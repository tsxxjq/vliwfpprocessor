==> flow/design.v <==
parameter 					FPRegWidth = 43;
parameter					F_Null 		= 0;
parameter					F_AddSub 	= 1;
parameter					F_Mul 		= 2;
parameter					F_Div 		= 3;
parameter					F_Sqrt 		= 4;
parameter					F_AbsOpp 	= 5;
parameter					F_Trns 		= 6;
module InstructionFetch (clock, nReset, NPC1, NPCSel, freeze, IMemDataOut, IMemAddr, PC, instruction);
input			clock;
input			nReset;
input	[19:0]	NPC1;
input			NPCSel;
input			freeze;
input	[31:0]	IMemDataOut;
output	[19:0]	IMemAddr;
output	[31:0]	instruction;
output	[19:0]	PC;
reg		[19:0]	PC;
wire	[19:0]	NPC0;
wire	[19:0]	NextPC;
assign NPC0 = PC + 4;
assign IMemAddr = PC;
assign instruction = IMemDataOut;
assign NextPC = (NPCSel == 0) ? NPC0 : NPC1;
always @(posedge clock or negedge nReset)
	if(!nReset)
		PC <= #1 0;
	else if(!freeze)
		PC <= #1 NextPC;
endmodule
==> Reports on InstructionFetch <==
Tool output for the design above, in the order of the flow.
Line numbers count from 1 in the design file above.
Library cell names are shortened.
{ "design": {"top": "InstructionFetch", "clk_port": "clock", "lib": "sky130hd", "pvt_corner": "tt_025C_1v80"} }

==> Word level <==
Source: Yosys, flattened and elaborated, memories not mapped. Widths are those after wreduce; folded enables and synchronous resets count as part of the registers. Registers that Yosys merges into a memory's read port (data or address) are not register bits. Print and check cells do not count. Equal cells are merged and count once.
{ "word_totals": {"ff_bits": 20, "wordCells": 3} }
{ "op_classes": {"add_sub_neg": 1, "n_mux": 1} }
{ "op_table": {"columns": ["cell", "count"], "rows": [
  ["20-bit by 3-bit adder with 20-bit output (second input constant)", 1],
  ["20-bit 2-to-1 mux", 1]
]} }

==> Depth <==
Longest topological path by Yosys (ltp), each cell counted once; first at word level (registers and memories cut), then after technology mapping (sequential cells cut; the memories' decode and read muxes count).
{ "logic_depth": {"word_depth": 2, "abc_area": 0, "depth_mapped": 5, "depth_no_buf": 5} }

==> After synthesis <==
The flow's flattened synthesis, as Yosys stat reports it; memories are mapped. The netlist is that of the ABC_AREA named above (0 if unset); the other value can give another one.
Totals and module areas in this step are rounded.
{ "mapped": {"stdcells": 192, "area_mm2": 0.001599, "ffs": 20} }
{ "types": {"columns": ["cell_type", "count", "type_area_um2"], "rows": [
  ["dfrtp_1", 20, 500.48],
  ["buf_4", 52, 390.374],
  ["nand2_1", 18, 67.565],
  ["nand3_1", 10, 50.048],
  ["o21ai_0", 10, 50.048],
  ["a21oi_1", 8, 40.038],
  ["a211oi_1", 4, 30.029],
  ["inv_1", 7, 26.275],
  ["o22a_1", 3, 26.275],
  ["nor3_1", 5, 25.024],
  ["o22ai_1", 4, 25.024],
  ["a22oi_1", 3, 22.522],
  ["mux2i_1", 2, 20.019],
  ["a31oi_1", 3, 18.768],
  ["and3_1", 3, 18.768],
  ["clkbuf_1", 5, 18.768],
  ["nor2_1", 5, 18.768],
  ["nor4_1", 3, 18.768]
]} }
Not listed: further types 23, cells in them 27.

==> Path before layout <==
OpenSTA on the mapped netlist: ideal clock, no wires. The path of least setup slack (recovery checks aside). Input and output delay are each 20% of the period. Register names are those of the netlist, which keeps one name where synthesis merged equal registers.
{ "synth_timing": {"path_type": "register -> register", "start": "register PC[4]", "end": "register PC[15]", "required_ps": 2079, "clock_period_ps": 2220, "setup_slack_ps": 508, "stages": 5, "delay_ps": 1712, "n_path_buf": 0, "arrival_time_ps": 1571, "setup_ps": 141, "synth_period_reached_ps": 1712} }
"delay_ps" is the arrival time less input delay plus setup time.
"stages": output pins that drive a net of the path, with the launching flip-flop's if there is one; two outputs of one cell count as two.
"synth_period_reached_ps" is the clock period less the worst setup slack; recovery checks do not enter. This is arithmetic on one report: input and output delays are still those of the set period (20% each).
Between the ends stands the longest chain of elaborated cells between them, by number of cells; it is not shown to be the way that was timed. Of several equally long chains one is given.
Each line given opens the expression or statement behind the cell; cells for indexed reads and writes are added by Yosys, which also makes memories of some case tables.
{ "synth_between": {"path_cell_list": "dfrtp_1 -> nand3_2 -> or4_4 -> nor4b_2 -> a311oi_1", "elab_chain_cells": 2} }
{ "synth_lines": {"columns": ["item", "line", "rtl"], "rows": [
  ["from (decl)", 18, "output [19:0] PC;"],
  ["from (assign)", 28, "PC <= #1 0;"],
  ["from (assign)", 30, "PC <= #1 NextPC;"],
  ["20-bit by 3-bit adder with 20-bit output", 22, "assign NPC0 = PC + 4;"],
  ["20-bit 2-to-1 mux", 25, "assign NextPC = (NPCSel == 0) ? NPC0 : NPC1;"],
  ["to (assign)", 28, null],
  ["to (assign)", 30, null],
  ["to (decl)", 18, null]
]} }

==> Worst path after layout <==
Path of least setup slack in the final report of flow run A (OpenROAD, finished layout, wires in). Where an end is a register, its clock arrival counts in the times.
The report prints the path's times to 10 ps; the period is as set.
{ "layout_timing": {"path_type": "input -> register", "start": "input port freeze", "end": "register PC[15]", "setup_slack_ps": 1100, "arrival_time_ps": 2390, "stages": 5, "in_delay_ps": 670, "clock_period_ps": 3360, "required_ps": 3490, "setup_ps": 130, "n_path_buf": 2} }
{ "layout_between": {"path_cell_list": "clkdlybuf4s50_1 -> buf_4 -> or4_4 -> nor4b_2 -> a311oi_1"} }
{ "layout_lines": {"columns": ["item", "line", "rtl"], "rows": [
  ["from (decl)", 14, "input freeze;"],
  ["to (assign)", 28, "PC <= #1 0;"],
  ["to (assign)", 30, "PC <= #1 NextPC;"],
  ["to (decl)", 18, "output [19:0] PC;"]
]} }
No chain of elaborated cells between the ends is given.

Design InstructionFetch on sky130hd. What follows are 2 stored runs of the flow, each under its own settings; their order means nothing. The constraints put input and output delay at 20% of the set period each and load the outputs with 0.01 pF.
"achieved period" means the clock period less the worst setup slack. The figure is calculated, with input and output delays left at 20% of the set period.
By "allowed time less slack (worst setup path)" is meant the share of the clock period that the worst setup path is allowed (20% is reserved at inputs, 20% at outputs), minus its slack. Clock arrival times at its registers enter into it.
"overall power" is the tool's figure for a default switching activity; nothing was simulated.
"allowed time less slack (worst setup path)" is known to 10 ps.
The measured numbers are rounded.

==> flow run A: settings <==
{ "period_ns": 3.36, "CORE_UTILIZATION": 38, "SETUP_SLACK_MARGIN": -0.33, "PLACE_DENSITY_LB_ADDON": 0.2, "CORE_ASPECT_RATIO": 0.52, "CORE_MARGIN": 5, "CAP_MARGIN": 20, "SLEW_MARGIN": 20 }
==> flow run A: results <==
synthesis area: 0.001599 mm2
area of the die: 0.005675 mm2
standard-cell area of the final layout: 0.001949 mm2
post-layout utilization: 47.0 %
setup slack of the worst path: 1102 ps
post-route setup TNS: 0 ps
overall power: 833.4 uW
achieved period: 2258 ps
allowed time less slack (worst setup path): 1590 ps
type of the worst setup path: input -> register

==> flow run B: settings <==
{ "period_ns": 3.06, "CORE_UTILIZATION": 45, "SETUP_SLACK_MARGIN": -0.16, "PLACE_DENSITY_LB_ADDON": 0.02, "CORE_ASPECT_RATIO": 1.06, "CELL_PAD_IN_SITES_DETAIL_PLACEMENT": 1, "TNS_END_PERCENT": 65, "ABC_AREA": 1, "GPL_TIMING_DRIVEN": 1, "GPL_ROUTABILITY_DRIVEN": 0, "CTS_CLUSTER_DIAMETER": 100, "CAP_MARGIN": 20, "CORE_MARGIN": 2, "SLEW_MARGIN": 20 }
==> flow run B: results <==
synthesis area: 0.001752 mm2
area of the die: 0.004408 mm2
standard-cell area of the final layout: 0.002098 mm2
post-layout utilization: 55.7 %
setup slack of the worst path: 918 ps
post-route setup TNS: 0 ps
overall power: 890.5 uW
achieved period: 2142 ps
allowed time less slack (worst setup path): 1530 ps
type of the worst setup path: input -> register
