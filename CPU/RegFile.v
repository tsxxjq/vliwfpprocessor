==> flow/design.v <==
parameter 					FPRegWidth = 43;
parameter					F_Null 		= 0;
parameter					F_AddSub 	= 1;
parameter					F_Mul 		= 2;
parameter					F_Div 		= 3;
parameter					F_Sqrt 		= 4;
parameter					F_AbsOpp 	= 5;
parameter					F_Trns 		= 6;
module RegFile (rna, rnb, d1, d2, wn1, wn2, we1, we2, clk, nClr, qa, qb);
input	[3:0]	rna, rnb, wn1, wn2;
input	[31:0]	d1, d2;
input			we1, we2, clk, nClr;
output	[31:0]	qa, qb;
reg		[31:0]	registers	[0:15];
integer 		i;
assign qa = registers[rna];
assign qb = registers[rnb];
always @(posedge clk or negedge nClr)
	if(!nClr) begin
		for(i = 0; i < 16; i = i + 1)
			registers[i] <= #1 0;
		end
	else begin
		if(we1)
			registers[wn1] <= #1 d1;
		if(we2 && (!we1 || (wn1 != wn2)))
			registers[wn2] <= #1 d2;
		end
endmodule
==> Reports on RegFile <==
What the tools print for RegFile, step after step.
Lines are those of the file above, counted from 1.
Cell names lack the library's common part.
{ "inputs": {"top": "RegFile", "clock": "clk", "cell_library": "sky130hd", "corner": "tt_025C_1v80"} }

==> Elaborated design <==
Source: Yosys, flattened and elaborated. Widths are those after wreduce; folded enables and synchronous resets count as part of the registers. Registers that Yosys merges into a memory's read port (data or address) are not register bits. Print and check cells do not count. Equal cells are merged and count once.
{ "classes": {"equal": 61, "reduce_and_logical": 7, "mux": 66} }
{ "op_table": {"columns": ["op", "n"], "rows": [
  ["two-way mux 32 bit", 64],
  ["parallel mux 32 bit (select 16 bit)", 2],
  ["== test 4 bit with constant B", 32],
  ["== test 4 x 3 -> 1 bit with constant B", 16],
  ["== test 4 x 2 -> 1 bit with constant B", 8],
  ["== test 4 x 1 -> 1 bit with constant B", 4],
  ["logical NOT 4 bit", 4],
  ["inequality test 4 bit", 1],
  ["logical AND 1 bit", 1],
  ["logical OR 1 bit", 1],
  ["logical NOT 1 bit", 1]
]} }
{ "bits": {"input_bits": 84, "elab_cells": 150, "register_bits": 512, "out_inout_bits": 64} }

==> Longest topological paths <==
Yosys ltp: most cells in a row. Word level: on the elaborated netlist, between registers, memories and ports. Mapped: between sequential cells and ports; inverters and the memories' decode and read muxes count.
{ "depth": {"ltp_word": 5, "ABC_AREA": 1, "mapped_depth": 12, "ltp_nobuf": 10} }

==> Netlist <==
Source: synth_stat.txt of the flow (Yosys; design flattened, memories mapped). It holds for the ABC_AREA given above (unset counts as 0); a run with the other value may have another netlist.
{ "mapped": {"buffers": 617, "yosys_area_um2": 39618.0, "stdcells": 6855, "ffs": 512, "seq_area_um2": 12812.3} }
{ "by_type": {"columns": ["type", "n", "area_total_um2"], "rows": [
  ["nand2_1", 3469, 1.3E+04],
  ["dfrtp_1", 512, 1.28E+04],
  ["nand3_1", 941, 4.71E+03],
  ["nand4_1", 369, 2.31E+03],
  ["o21ai_0", 295, 1.48E+03],
  ["clkbuf_1", 326, 1.22E+03],
  ["inv_1", 301, 1.13E+03],
  ["buf_2", 197, 985.946],
  ["nor2_1", 237, 889.603],
  ["buf_1", 81, 304.042],
  ["and2_1", 37, 231.472],
  ["o21ai_1", 44, 220.211],
  ["buf_4", 13, 97.594],
  ["and2_0", 10, 62.56],
  ["nand2_2", 5, 31.28],
  ["nand3_2", 3, 30.029],
  ["inv_2", 7, 26.275],
  ["nor2_2", 4, 25.024]
]} }
Other cell types: 2; their cells: 4.

==> Worst setup path after synthesis <==
Source: OpenSTA report_checks on the synthesized netlist (no wires, ideal clock, input and output delay 20% of the period each), path of least setup slack; recovery checks are left aside. Register names are those of the netlist, which keeps one name where synthesis merged equal registers.
{ "synth_path": {"path_type": "input -> output", "from": "in rnb[0]", "to": "out qb[24]", "path_buffers": 2, "path_delay_ns": 1.050, "t_first_pin_ns": 0.836, "slack_ns": 1.458, "out_delay_ns": 0.836, "period_ns": 4.18, "t_required_ns": 3.344, "path_stages": 10, "in_delay_ns": 0.836, "arrival_time_ns": 1.886, "period_less_setup_slack_ns": 2.722} }
"path_delay_ns" is the arrival time less input delay plus setup time.
A path that ends at an output port has no setup time.
"path_stages": output pins that drive a net of the path, with the launching flip-flop's if there is one; two outputs of one cell count as two.
"period_less_setup_slack_ns" is the clock period less the worst setup slack; recovery checks do not enter. This is arithmetic on one report: input and output delays are still those of the set period (20% each).
Between the ends stands the longest chain of elaborated cells between them, by number of cells; it is not shown to be the way that was timed. Of several equally long chains one is given.
A line is the first line of the expression or statement that the cell stems from. Yosys adds cells for indexed reads and writes and turns some case tables into memories.
{ "synth_via": {"cell_sequence": "inv_1 > nor2_1 > clkbuf_1 > buf_1 > nand3_1 > nand2_1 > nor2_1 > nand2_1 > inv_1 > nand3_1", "elab_chain_cells": 2, "cone_cells": 17, "cone_lines": 1, "classes_between": "15 x eq/ne; 1 x mux; 1 x reduce/logical"} }
{ "synth_lines": {"columns": ["element", "line", "rtl"], "rows": [
  ["from (decl)", 10, "input [3:0] rna, rnb, wn1, wn2;"],
  ["== test 4 bit", 17, "assign qb = registers[rnb];"],
  ["parallel mux 32 bit (select 16 bit)", 17, null],
  ["to (decl)", 13, "output [31:0] qa, qb;"]
]} }

==> Timing after layout <==
From the final timing report of run A: the path of least setup slack in the routed layout; clock arrival at registers is part of the times.
{ "layout_path": {"path_type": "input -> register", "from": "in we1", "to": "reg registers[13][11]", "path_buffers": 3, "arrival_time_ns": 3.90, "path_stages": 9, "t_required_ns": 3.85, "setup_ns": 0.06, "t_first_pin_ns": 0.65, "period_ns": 3.24, "slack_ns": -0.06, "in_delay_ns": 0.65} }
Between the ends stands the longest chain of elaborated cells between them, by number of cells; it is not shown to be the way that was timed. Of several equally long chains one is given.
A register here has more assigning lines than the two given.
{ "layout_via": {"cell_sequence": "clkdlybuf4s50_1 > buf_2 > nand2_2 > nor2_1 > buf_2 > nand2_1 > nand2_1 > nand2_1 > nand2_1", "elab_chain_cells": 4, "cone_cells": 6, "cone_lines": 3, "classes_between": "3 x mux; 3 x reduce/logical"} }
{ "layout_lines": {"columns": ["element", "line", "rtl"], "rows": [
  ["from (decl)", 12, "input we1, we2, clk, nClr;"],
  ["logical NOT 1 bit", 26, "if(we2 && (!we1 || (wn1 != wn2)))"],
  ["logical OR 1 bit", 26, null],
  ["logical AND 1 bit", 26, null],
  ["two-way mux 32 bit", 26, null],
  ["to (assign)", 25, "registers[wn1] <= #1 d1;"],
  ["to (assign)", 27, "registers[wn2] <= #1 d2;"],
  ["to (decl)", 14, "reg [31:0] registers [0:15];"]
]} }

Settings and measured results of 2 stored flow runs for module RegFile (sky130hd), not sorted in any way. The constraints put input and output delay at 20% of the set period each and load the outputs with 0.01 pF.
"period achieved" is the run's clock period less its worst setup slack. It is reckoned from that one timing run; input and output delays stay at 20% of the period that was set.
"time used up by the worst setup path" means the part of the period allowed to the worst setup path (the constraints hold back 20% at inputs and 20% at outputs) less its slack; where the path has registers, the arrival times of their clocks count too.
"total power of the final layout" rests on the timing tool's default activity at the inputs, not on a simulated workload.

==> run A: settings <==
{ "period_ns": 3.24, "CORE_UTILIZATION": 27, "PLACE_DENSITY_LB_ADDON": 0.01, "CORE_MARGIN": 2, "CELL_PAD_IN_SITES_GLOBAL_PLACEMENT": 2, "CELL_PAD_IN_SITES_DETAIL_PLACEMENT": 2, "ABC_AREA": 1, "GPL_TIMING_DRIVEN": 0, "GPL_ROUTABILITY_DRIVEN": 1, "CTS_CLUSTER_DIAMETER": 107, "CAP_MARGIN": 20, "SLEW_MARGIN": 20 }
==> run A: results <==
total power of the final layout: 25785 uW
worst setup slack after layout: -0.056 ns
worst-case hold slack: 0.548 ns
overall die area: 149812.0 µm²
time used up by the worst setup path: 2.65 ns
class of the worst setup path: input -> register
standard-cell area of the final layout: 48589.1 µm²
period achieved: 3.296 ns
chip area after synthesis (Yosys): 39618.0 µm²

==> run B: settings <==
{ "period_ns": 2.25, "CORE_UTILIZATION": 15, "SETUP_SLACK_MARGIN": 0.01, "PLACE_DENSITY": 0.85, "CELL_PAD_IN_SITES_DETAIL_PLACEMENT": 2, "GPL_ROUTABILITY_DRIVEN": 0, "CTS_CLUSTER_SIZE": 92, "CAP_MARGIN": 20, "CORE_MARGIN": 2, "SLEW_MARGIN": 20 }
==> run B: results <==
no final report: routing broke off with GRT-0116
